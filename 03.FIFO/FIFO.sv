==> flow/design.v <==
module fifo
#(
    parameter DEPTH = 4,
    parameter WIDTH = 8
)(
    input logic clk, rst_n,
    input logic r_EN, w_EN,
    output logic full, empty,
    input logic [7:0] data_in,
    input logic inDvaild,
    output logic [7:0] data_out,
    output logic outDvalid
);
    localparam ADDR_W = $clog2(DEPTH);
    logic [WIDTH-1:0] FIFO [0:DEPTH-1];  
    logic [ADDR_W:0] wadd, radd;         
    always_ff @(posedge clk) begin
        if(!rst_n)begin
            wadd <= 0;       
        end else if(w_EN && !full && inDvaild)begin
                FIFO[wadd[ADDR_W-1:0]] <= data_in;
                wadd <= wadd + 1;
        end 
    end 
    always_ff @(posedge clk) begin
        if(!rst_n)begin
            data_out <= 0;    
            radd <= 0;        
            outDvalid <= 0;
        end else if(r_EN && !empty) begin 
            data_out <= FIFO[radd[ADDR_W-1:0]];
            outDvalid <= 1;
            radd <= radd + 1;
        end else outDvalid <= 0;
    end
    assign empty = (wadd==radd);
    assign full = ((radd[ADDR_W] != wadd[ADDR_W]) && (radd[ADDR_W-1:0] == wadd[ADDR_W-1:0]));
endmodule
Step by step through the tools: fifo
The steps from the RTL of fifo to its reports follow in flow order.
Line numbers count from 1 in the design file above.
Cell names lack the library's common part.
The mark n/a stands for no value.
Inputs
  design top: fifo
  clock port: clk
  library: sky130hd
  timing corner: tt_025C_1v80

Word-level counts
Yosys after proc, flatten, opt, wreduce and memory -nomap, before mapping. Enables and synchronous resets that opt folds into registers are not counted as muxes. Memory bits, and registers merged into a memory's read port (data or address), are not among the register bits. Print and check cells are not counted. Equal cells are merged and count once.
Yosys's memory passes give these memory sizes; they may raise the number of words (mostly to a power of two), join words into wider ones and drop unused or constant bits.
Storage and ports
  register bits after elaboration: 7
  memory bits (writable): 32
  word width x clocked read ports: 8
  memories kept: 1
  input bits: 13
  output and inout port bits: 11
  word-level cells: 23
Memory list
  FIFO: depth 4, bits a word 8, read ports 1, write ports 1, RTL line 15  | logic [WIDTH-1:0] FIFO [0:DEPTH-1];
Operators by class
  add/sub/neg operators: 2
  equal/unequal tests: 3
  multiplexer cells: 7
  reductions and logical operators: 7
Operator list (count)
  2-to-1 mux 8 bit: 2
  adder 3 x 1 -> 3 bit with constant B: 2
  logical AND 1 bit: 4
  2-to-1 mux 2 bit: 2
  logical NOT 1 bit: 3
  == test 3 bit: 1
  2-to-1 mux 1 bit: 3
  == test 2 bit: 1
  != test 1 bit: 1

Logic depth
Longest topological path by Yosys (ltp), each cell counted once; first at word level (registers and memories cut), then after technology mapping (sequential cells cut; the memories' decode and read muxes count).
Logic depth
  word-level depth: 7
  ABC_AREA: 0
  gate-level depth with buffers: 4
  depth with buffers taken out: 4

Mapped cells and area
The flow's flattened synthesis, as Yosys stat reports it; memories are mapped. The netlist is that of the ABC_AREA named above (0 if unset); the other value can give another one.
Totals and module areas in this step are rounded.
Cells by type
  edfxtp_1: count 32, total area 960.922 um2
  dfxtp_1: count 15, total area 300.288 um2
  mux4_2: count 8, total area 180.173 um2
  mux2i_1: count 12, total area 120.115 um2
  nand2_1: count 27, total area 101.347 um2
  ha_1: count 5, total area 62.56 um2
  xnor2_1: count 3, total area 26.275 um2
  and3_1: count 4, total area 25.024 um2
  buf_4: count 3, total area 22.522 um2
  inv_1: count 6, total area 22.522 um2
  xor2_1: count 2, total area 17.517 um2
  xor2_2: count 1, total area 16.266 um2
  clkbuf_1: count 4, total area 15.014 um2
  o211ai_1: count 2, total area 15.014 um2
  a31oi_2: count 1, total area 12.512 um2
  o31ai_2: count 1, total area 12.512 um2
  and4b_1: count 1, total area 10.01 um2
  nand4b_1: count 1, total area 8.758 um2
Not listed: further types 8, cells in them 9.
Mapped netlist
  standard cells after synthesis: 137
  synthesis area: 2000 um2
  sequential area: 1300 um2
  flip-flop cells: 47
  buffer cells: 7

Timing after synthesis
Path of least setup slack by OpenSTA after synthesis, without wires, with an ideal clock, recovery checks aside; 20% of the period is set as input and as output delay. Where synthesis merged equal registers, the netlist keeps one of their names.
Path post-synthesis
  kind: flip-flop to flip-flop
  from: register radd[1]
  to: memory FIFO[1][0]
  clock period: 1.95 ns
  library setup time: 0.332 ns
  arrival time: 1.297 ns
  data required time: 1.618 ns
  path slack: 0.321 ns
  delay of the path: 1.629 ns
  stages on the path: 5
  path buffers: 1
  synthesis period reached: 1.629 ns
"delay of the path" is the arrival time less input delay plus setup time.
"stages on the path" counts driving pins, that of a launching flip-flop among them; a cell with two outputs on the path counts twice.
"synthesis period reached" = period - worst setup slack (recovery checks aside). The figure is calculated, with input and output delays left at 20% of the set period.
Between the ends stands the longest chain of elaborated cells between them, by number of cells; it is not shown to be the way that was timed. Of several equally long chains one is given.
A line is the first line of the expression or statement that the cell stems from. Yosys adds cells for indexed reads and writes and turns some case tables into memories.
Only ways into the end's enable, where the timed path ends, are counted here.
Between the ends, post-synthesis
  path through: dfxtp_1 > buf_4 > xnor2_1 > a31oi_2 > and3_1
  length of the longest elaborated chain: 7
RTL lines, path post-synthesis
  start: declaration: RTL line 16  | logic [ADDR_W:0] wadd, radd;
  start: assignment: RTL line 28  | radd <= 0;
  start: assignment: RTL line 33  | radd <= radd + 1;
  == test 2 bit: RTL line 37  | assign full = ((radd[ADDR_W] != wadd[ADDR_W]) && (radd[ADDR_W-1:0] == wadd[ADDR_W-1:0]));
  logical AND 1 bit: RTL line 37
  logical NOT 1 bit: RTL line 20  | end else if(w_EN && !full && inDvaild)begin
  logical AND 1 bit (2 in a row): RTL line 20
  2-to-1 mux 2 bit: RTL line 20
  2-to-1 mux 2 bit: RTL line 18  | if(!rst_n)begin
  end: declaration: RTL line 15  | logic [WIDTH-1:0] FIFO [0:DEPTH-1];

Timing after layout
Path of least setup slack in the final report of stored run 1 (OpenROAD, finished layout, wires in). Where an end is a register, its clock arrival counts in the times.
Path after layout
  kind: flip-flop to output port
  from: register wadd[2]
  to: output port empty
  clock period: 1.9 ns
  arrival time: 1.32 ns
  data required time: 1.52 ns
  path slack: 0.20 ns
  stages on the path: 5
  path buffers: 2
Between the ends stands the longest chain of elaborated cells between them, by number of cells; it is not shown to be the way that was timed. Of several equally long chains one is given.
Between the ends, after layout
  path through: dfxtp_2 > xor2_2 > buf_4 > nor2_1 > dlygate4sd2_1
  length of the longest elaborated chain: 1
RTL lines, path after layout
  start: declaration: RTL line 16  | logic [ADDR_W:0] wadd, radd;
  start: assignment: RTL line 19  | wadd <= 0;
  start: assignment: RTL line 22  | wadd <= wadd + 1;
  == test 3 bit: RTL line 36  | assign empty = (wadd==radd);
  end: declaration: RTL line 8  | output logic full, empty,

Measured data: module fifo, platform sky130hd, 2 stored runs of the flow under differing settings, order arbitrary. Input and output delays are each 20% of the period that was set; the output load is 0.01 pF.
"achieved period" is the run's clock period less its worst setup slack. It is reckoned from that one timing run; input and output delays stay at 20% of the period that was set.
"critical setup path time" means the part of the period allowed to the worst setup path (the constraints hold back 20% at inputs and 20% at outputs) less its slack; where the path has registers, the arrival times of their clocks count too.
By "power consumption" is meant OpenSTA's value without simulated activity: inputs other than the clock are taken to toggle once in ten clock periods, and the tool carries that through the logic.
Results are given in rounded form.

==> stored run 1: settings <==
{ "period_ns": 1.9, "CORE_UTILIZATION": 49, "CAP_MARGIN": 20, "CORE_MARGIN": 2, "SLEW_MARGIN": 20 }
==> stored run 1: results <==
power consumption: 0.0022 W
standard-cell area after routing: 2500 um2
total negative slack on setup checks: 0.000 ns
worst setup slack after layout: 0.20 ns
die size: 4600 um2
chip area in the Yosys report: 2000 um2
worst hold slack: 0.47 ns
achieved period: 1.702 ns
utilization after layout: 0.64
critical setup path time: 1.32 ns
worst setup path type: flip-flop to output port

==> stored run 2: settings <==
{ "period_ns": 1.75, "CORE_UTILIZATION": 36, "SETUP_SLACK_MARGIN": 0.36, "PLACE_DENSITY_LB_ADDON": 0.12, "CORE_ASPECT_RATIO": 0.55, "CORE_MARGIN": 9, "TNS_END_PERCENT": 15, "ABC_AREA": 1, "GPL_TIMING_DRIVEN": 0, "MIN_ROUTING_LAYER": "met1", "CAP_MARGIN": 20, "SLEW_MARGIN": 20 }
==> stored run 2: results <==
standard-cell area after routing: 2900 um2
critical setup path time: 1.32 ns
worst setup path type: flip-flop to output port
power consumption: 0.0028 W
worst hold slack: 0.49 ns
chip area in the Yosys report: 2200 um2
worst setup slack after layout: 0.083 ns
total negative slack on setup checks: 0.000 ns
die size: 9200 um2
achieved period: 1.667 ns
utilization after layout: 0.51
